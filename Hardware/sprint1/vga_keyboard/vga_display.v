==> flow/design.v <==
module vga_display(
	input                 clk,                 
	input                 rst,                 
    input[11:0]                h_counter,          
    input[11:0]                v_counter,          
    input                      video_active,  
	input[7:0]				   kbd_signal,
	input					   kbd_ready,
	output reg [7:0]           rgb_r,          
	output reg [7:0]           rgb_g,          
	output reg [7:0]           rgb_b           
);
parameter WHITE_R       = 8'hff;
parameter WHITE_G       = 8'hff;
parameter WHITE_B       = 8'hff;
parameter RED_R         = 8'hff;
parameter RED_G         = 8'h00;
parameter RED_B         = 8'h00;
parameter ORANGE_R		= 8'hff;
parameter ORANGE_G		= 8'h61;
parameter ORANGE_B		= 8'h00;
parameter YELLOW_R      = 8'hff;
parameter YELLOW_G      = 8'hff;
parameter YELLOW_B      = 8'h00;                                                               
parameter GREEN_R       = 8'h00;
parameter GREEN_G       = 8'hff;
parameter GREEN_B       = 8'h00;
parameter CYAN_R        = 8'h00;
parameter CYAN_G        = 8'hff;
parameter CYAN_B        = 8'hff; 
parameter BLUE_R        = 8'h00;
parameter BLUE_G        = 8'h00;
parameter BLUE_B        = 8'hff;
parameter PURPLE_R      = 8'ha0;
parameter PURPLE_G      = 8'h20;
parameter PURPLE_B      = 8'hf0;
parameter BLACK_R       = 8'h00;
parameter BLACK_G       = 8'h00;
parameter BLACK_B       = 8'h00;
parameter KBD_W	= 8'h57;
parameter KBD_A	= 8'h41;
parameter KBD_S	= 8'h53;
parameter KBD_D	= 8'h44;
parameter H_ACTIVE = 16'd1024;
parameter H_FP = 16'd24;      
parameter H_SYNCP = 16'd136;   
parameter H_BP = 16'd160;     
parameter V_ACTIVE = 16'd768; 
parameter V_FP  = 16'd3;      
parameter V_SYNCP  = 16'd6;    
parameter V_BP  = 16'd29;     
parameter HS_POL = 1'b0;
parameter VS_POL = 1'b0;
parameter PCLK = 24'd650000;
parameter WIDTH = 16'd128;
parameter HEIGHT = 16'd96;
reg[11:0] left_top_x;
reg[11:0] left_top_y;
reg[23:0] move_counter;
always@(posedge clk or posedge rst)begin
	if(rst)
		move_counter <= 0;
	else begin
		if(move_counter < PCLK - 1'd1)
			move_counter = move_counter + 1'b1;
		else 
			move_counter <= 0;
	end
end
wire move_active;
assign move_active = (move_counter == (PCLK - 1'd1))?1'b1:1'b0;
reg kbd_ready_press;
reg kbd_ready_release;
always @(posedge clk or posedge rst) begin
	if(rst == 1) begin
		left_top_x <= 0;
		left_top_y <= 0;
		kbd_ready_press <= 0;
		kbd_ready_release <= 0;
	end else begin
		kbd_ready_press <= kbd_ready;
		kbd_ready_release <= kbd_ready_press;
		if(kbd_signal == KBD_A && !kbd_ready_press && kbd_ready_release)begin
			if(left_top_x <= WIDTH/2)begin
				left_top_x <= 0;
			end else begin
				left_top_x <= left_top_x - WIDTH/2;
			end
		end else if(kbd_signal == KBD_D && !kbd_ready_press && kbd_ready_release)begin
			if(left_top_x >= H_ACTIVE - WIDTH)begin
				left_top_x <= H_ACTIVE - WIDTH;
			end else begin
				left_top_x <= left_top_x + WIDTH/2;
			end
		end else begin
			left_top_x <= left_top_x;
		end
		if(kbd_signal == KBD_W && !kbd_ready_press && kbd_ready_release)begin
			if(left_top_y <= HEIGHT/2)begin
				left_top_y <= 0;
			end else begin
				left_top_y <= left_top_y - HEIGHT/2;
			end
		end else if(kbd_signal == KBD_S && !kbd_ready_press && kbd_ready_release)begin
			if(left_top_y >= V_ACTIVE - HEIGHT)begin
				left_top_y <= V_ACTIVE - HEIGHT;
			end else begin
				left_top_y <= left_top_y + HEIGHT/2;
			end
		end else begin
			left_top_y <= left_top_y;
		end
	end
end
always@(posedge clk or posedge rst) begin
	if(rst == 1'b1)
		begin
			rgb_r <= 8'h00;
			rgb_g <= 8'h00;
			rgb_b <= 8'h00; 
		end
	else if(h_counter>=(left_top_x + H_FP + H_SYNCP + H_BP - 10) && h_counter<(left_top_x + WIDTH + H_FP + H_SYNCP + H_BP - 10)
			&& v_counter>=left_top_y + V_FP + V_SYNCP + V_BP -1  && v_counter<left_top_y + HEIGHT + V_FP + V_SYNCP + V_BP -1)begin
				rgb_r <= PURPLE_R;
				rgb_g <= PURPLE_G;
				rgb_b <= PURPLE_B;
		end
	else
		begin
			rgb_r <= 8'h00;
			rgb_g <= 8'h00;
			rgb_b <= 8'h00;
		end
end
endmodule 
# Tool chain data of vga_display
# The steps from the RTL of vga_display to its reports follow in flow order.
# Line numbers count from 1 in the design file above.
# Operators: Yosys type, input widths -> output width; for muxes data width and select width s.
# Cell names lack the library's common part.
# The mark n/a stands for no value.
[inputs] top="vga_display" clk_port="clk" library="sky130hd" lib_corner="tt_025C_1v80"

# Elaborated design
# Source: Yosys, flattened and elaborated, memories not mapped. Widths are those after wreduce. Registers that Yosys merges into a memory's read port (data or address) are not register bits. Print and check cells do not count. Equal cells are merged and count once.
[classes] n_addsub=22 reduce_and_logical=14 n_mux=11 n_eq=4 n_cmp=8
[ops] operator="$mux 12" n=8
[ops] operator="$ge 12x32->1" n=2
[ops] operator="$lt 12x32->1" n=2
[ops] operator="$eq 8x7->1 const B" n=4
[ops] operator="$add 14x8->15 const B" n=2
[ops] operator="$ge 12x10->1 const B" n=2
[ops] operator="$sub 16x1->17 const B" n=1
[ops] operator="$sub 16x4->17 const B" n=1
[ops] operator="$sub 15x1->16 const B" n=1
[ops] operator="$sub 15x4->16 const B" n=1
[ops] operator="$add 15x5->16 const B" n=1
[ops] operator="$add 15x8->16 const B" n=1
[ops] operator="$mux 8" n=2
[ops] operator="$add 14x3->15 const B" n=1
[ops] operator="$add 14x5->15 const B" n=1
[ops] operator="$add 13x2->14 const B" n=1
[ops] operator="$add 13x3->14 const B" n=1
[ops] operator="$add 13x5->14 const B" n=1
[ops] operator="$add 13x8->14 const B" n=1
[ops] operator="$add 12x2->13 const B" n=1
[ops] operator="$add 12x5->13 const B" n=1
[ops] operator="$add 12x7->13 const B" n=1
[ops] operator="$add 12x8->13 const B" n=1
[ops] operator="$add 12x6->12 const B" n=1
[ops] operator="$sub 12x6->12 const B" n=1
[ops] operator="$le 12x6->1 const B" n=1
[ops] operator="$add 12x7->12 const B" n=1
[ops] operator="$sub 12x7->12 const B" n=1
# Not listed: further kinds 5, cells in them 16.
[word_totals] word_cells=66 ff_bits=48 input_bits=36 output_inout_bits=24

# Logic depth
# Longest topological path by Yosys (ltp), each cell counted once; first at word level (registers and memories cut), then after technology mapping (sequential cells cut; the memories' decode and read muxes count).
[depth] ltp_word=10 abc_area=1 mapped_depth=16 ltp_nobuf=15

# Synthesis result
# The flow's flattened synthesis, as Yosys stat reports it; memories are mapped. The netlist is that of the ABC_AREA named above (0 if unset); the other value can give another one.
# Totals and module areas in this step are rounded.
[mapped] buffers=32 ffs=17 sequential_area_um2=430 mapped_area_um2=2600 cells=409
[by_type] cell="nand2_1" n=126 type_area_um2=472.954
[by_type] cell="dfrtp_1" n=17 type_area_um2=425.408
[by_type] cell="ha_1" n=33 type_area_um2=412.896
[by_type] cell="buf_4" n=27 type_area_um2=202.694
[by_type] cell="inv_1" n=46 type_area_um2=172.666
[by_type] cell="nor2_1" n=39 type_area_um2=146.39
[by_type] cell="xor2_1" n=16 type_area_um2=140.134
[by_type] cell="nand3_1" n=19 type_area_um2=95.091
[by_type] cell="a21oi_1" n=13 type_area_um2=65.062
[by_type] cell="nand4_1" n=10 type_area_um2=62.56
[by_type] cell="o21ai_0" n=12 type_area_um2=60.058
[by_type] cell="nand2_2" n=6 type_area_um2=37.536
[by_type] cell="nor2_2" n=6 type_area_um2=37.536
[by_type] cell="xnor2_1" n=4 type_area_um2=35.034
[by_type] cell="a21oi_2" n=3 type_area_um2=26.275
[by_type] cell="nor2_4" n=2 type_area_um2=22.522
[by_type] cell="nand3_2" n=2 type_area_um2=20.019
[by_type] cell="nor2_8" n=1 type_area_um2=20.019
# Other cell types: 18; their cells: 27.

# Worst setup path after synthesis
# Path of least setup slack by OpenSTA after synthesis, without wires, with an ideal clock, recovery checks aside; 20% of the period is set as input and as output delay. Where synthesis merged equal registers, the netlist keeps one of their names.
[synth_timing] kind="register to register" from="register left_top_y[8]" to="register rgb_r[5]" setup_ns=0.117 path_delay_ns=1.869 path_stages=15 slack_ns=2.561 required_ns=4.313 clock_period_ns=4.43 launch_ns=0.000 path_buffers=1 arrival_time_ns=1.752 period_less_setup_slack_ns=1.869
# "path_delay_ns" is the arrival time less input delay plus setup time.
# "path_stages": output pins that drive a net of the path, with the launching flip-flop's if there is one; two outputs of one cell count as two.
# "period_less_setup_slack_ns" = period - worst setup slack (recovery checks aside). The figure is calculated, with input and output delays left at 20% of the set period.
# The rows between start and end are the longest chain of elaborated cells between them; the timing report does not say that the signal goes this way. Where chains are equally long, one stands for them.
# Each line given opens the expression or statement behind the cell; cells for indexed reads and writes are added by Yosys, which also makes memories of some case tables.
# At most two assigning lines are given for a register; there are more.
[synth_via] cell_sequence="dfrtp_1 -> buf_4 -> nand2_2 -> nor2_4 -> inv_2 -> nor2_1 -> nand2_1 -> nand2_1 -> nand2_1 -> ha_1 -> a21oi_1 -> o21ai_0 -> nand2_1 -> a21boi_2 -> nor2_1" elab_chain_cells=8 cells_between=14 lines_between=2 cone_classes="9 x add/sub; 2 x compare; 1 x mux; 2 x reduce/logical"
[synth_lines] element="start: declaration" line=58 source="reg[11:0] left_top_y;"
[synth_lines] element="start: assignment" line=102 source="left_top_y <= left_top_y - HEIGHT/2;"
[synth_lines] element="start: assignment" line=106 source="left_top_y <= V_ACTIVE - HEIGHT;"
[synth_lines] element="$add 12x7->13" line=123 source="&& v_counter>=left_top_y + V_FP + V_SYNCP + V_BP -1 && v_counter<left_top_y + HEIGHT + V_FP + V_SYNCP + V_BP - ..."
[synth_lines] element="$add 13x2->14" line=123
[synth_lines] element="$add 14x3->15" line=123
[synth_lines] element="$add 15x5->16" line=123
[synth_lines] element="$sub 16x1->17" line=123
[synth_lines] element="$lt 12x32->1" line=123
[synth_lines] element="$logic_and 1x1->1" line=122 source="else if(h_counter>=(left_top_x + H_FP + H_SYNCP + H_BP - 10) && h_counter<(left_top_x + WIDTH + H_FP + H_SYNCP ..."
[synth_lines] element="$mux 8" line=122
[synth_lines] element="end: assignment" line=118 source="rgb_r <= 8'h00;"
[synth_lines] element="end: assignment" line=124 source="rgb_r <= PURPLE_R;"
[synth_lines] element="end: declaration" line=9 source="output reg [7:0] rgb_r,"

# Worst path after layout
# Path of least setup slack in the final report of stored run 1 (OpenROAD, finished layout, wires in). Where an end is a register, its clock arrival counts in the times.
[layout_timing] kind="register to register" from="register left_top_x[8]" to="register rgb_r[5]" path_stages=14 required_ns=2.53 launch_ns=0.26 slack_ns=0.27 setup_ns=0.06 path_buffers=0 clock_period_ns=2.34 arrival_time_ns=2.26
# The rows between start and end are the longest chain of elaborated cells between them; the timing report does not say that the signal goes this way. Where chains are equally long, one stands for them.
# At most two assigning lines are given for a register; there are more.
[layout_via] cell_sequence="dfrtp_1 -> nor2_2 -> nor2_1 -> nand2_1 -> nand2_1 -> ha_1 -> nand2_1 -> nand2_1 -> o21bai_1 -> nand2_1 -> nand2_1 -> nor2_1 -> nand2_1 -> nor2_1" elab_chain_cells=10 cells_between=15 lines_between=1 cone_classes="9 x add/sub; 2 x compare; 1 x mux; 3 x reduce/logical"
[layout_lines] element="start: declaration" line=57 source="reg[11:0] left_top_x;"
[layout_lines] element="start: assignment" line=87 source="left_top_x <= left_top_x - WIDTH/2;"
[layout_lines] element="start: assignment" line=91 source="left_top_x <= H_ACTIVE - WIDTH;"
[layout_lines] element="$add 12x8->13" line=122 source="else if(h_counter>=(left_top_x + H_FP + H_SYNCP + H_BP - 10) && h_counter<(left_top_x + WIDTH + H_FP + H_SYNCP ..."
[layout_lines] element="$add 13x5->14" line=122
[layout_lines] element="$add 14x8->15" line=122
[layout_lines] element="$add 15x8->16" line=122
[layout_lines] element="$sub 16x4->17" line=122
[layout_lines] element="$lt 12x32->1" line=122
[layout_lines] element="$logic_and 1x1->1 x3" line=122
[layout_lines] element="$mux 8" line=122
[layout_lines] element="end: assignment" line=118 source="rgb_r <= 8'h00;"
[layout_lines] element="end: assignment" line=124 source="rgb_r <= PURPLE_R;"
[layout_lines] element="end: declaration" line=9 source="output reg [7:0] rgb_r,"

# Module vga_display, platform sky130hd: 2 stored runs of the flow (Yosys, OpenROAD) with differing settings, in no particular order. Input and output delays are each 20% of the period that was set; the output load is 0.01 pF.
# "period_less_ws_ns" = clock period - worst setup slack. The figure is calculated, with input and output delays left at 20% of the set period.
# By "worst_path_ns" is meant the share of the clock period that the worst setup path is allowed (20% is reserved at inputs, 20% at outputs), minus its slack. Clock arrival times at its registers enter into it.
# "totalPower_uw": no workload was simulated; the value follows from the tool's default switching activity.
# The results are shown rounded.
run="stored run 1" settings period_ns=2.34 CORE_UTILIZATION=39 PLACE_DENSITY_LB_ADDON=0.05 HOLD_SLACK_MARGIN=0.29 CORE_MARGIN=9 ABC_AREA=1 GPL_TIMING_DRIVEN=1 GPL_ROUTABILITY_DRIVEN=0 CTS_CLUSTER_DIAMETER=182 CAP_MARGIN=35 MIN_ROUTING_LAYER="met2" SLEW_MARGIN=20
run="stored run 1" results finalUtil_frac=0.47 synthArea_um2=2600 die_um2=10000 totalPower_uw=1000 worst_path_ns=2.07 critical_path_kind="register to register" setup_ws_ns=0.27 total_negative_slack_ns=0.000 hold_ws_ns=0.37 period_less_ws_ns=2.069 final_cell_area_um2=3000
run="stored run 2" settings period_ns=3.78 CORE_UTILIZATION=64 SETUP_SLACK_MARGIN=0.92 PLACE_DENSITY_LB_ADDON=0.25 CORE_MARGIN=8 CELL_PAD_IN_SITES_DETAIL_PLACEMENT=0 CAP_MARGIN=10 SLEW_MARGIN=20
run="stored run 2" results finalUtil_frac=0.76 synthArea_um2=2300 die_um2=5700 totalPower_uw=420 worst_path_ns=2.56 critical_path_kind="register to register" setup_ws_ns=1.2 total_negative_slack_ns=0.000 hold_ws_ns=0.46 period_less_ws_ns=2.562 final_cell_area_um2=2600
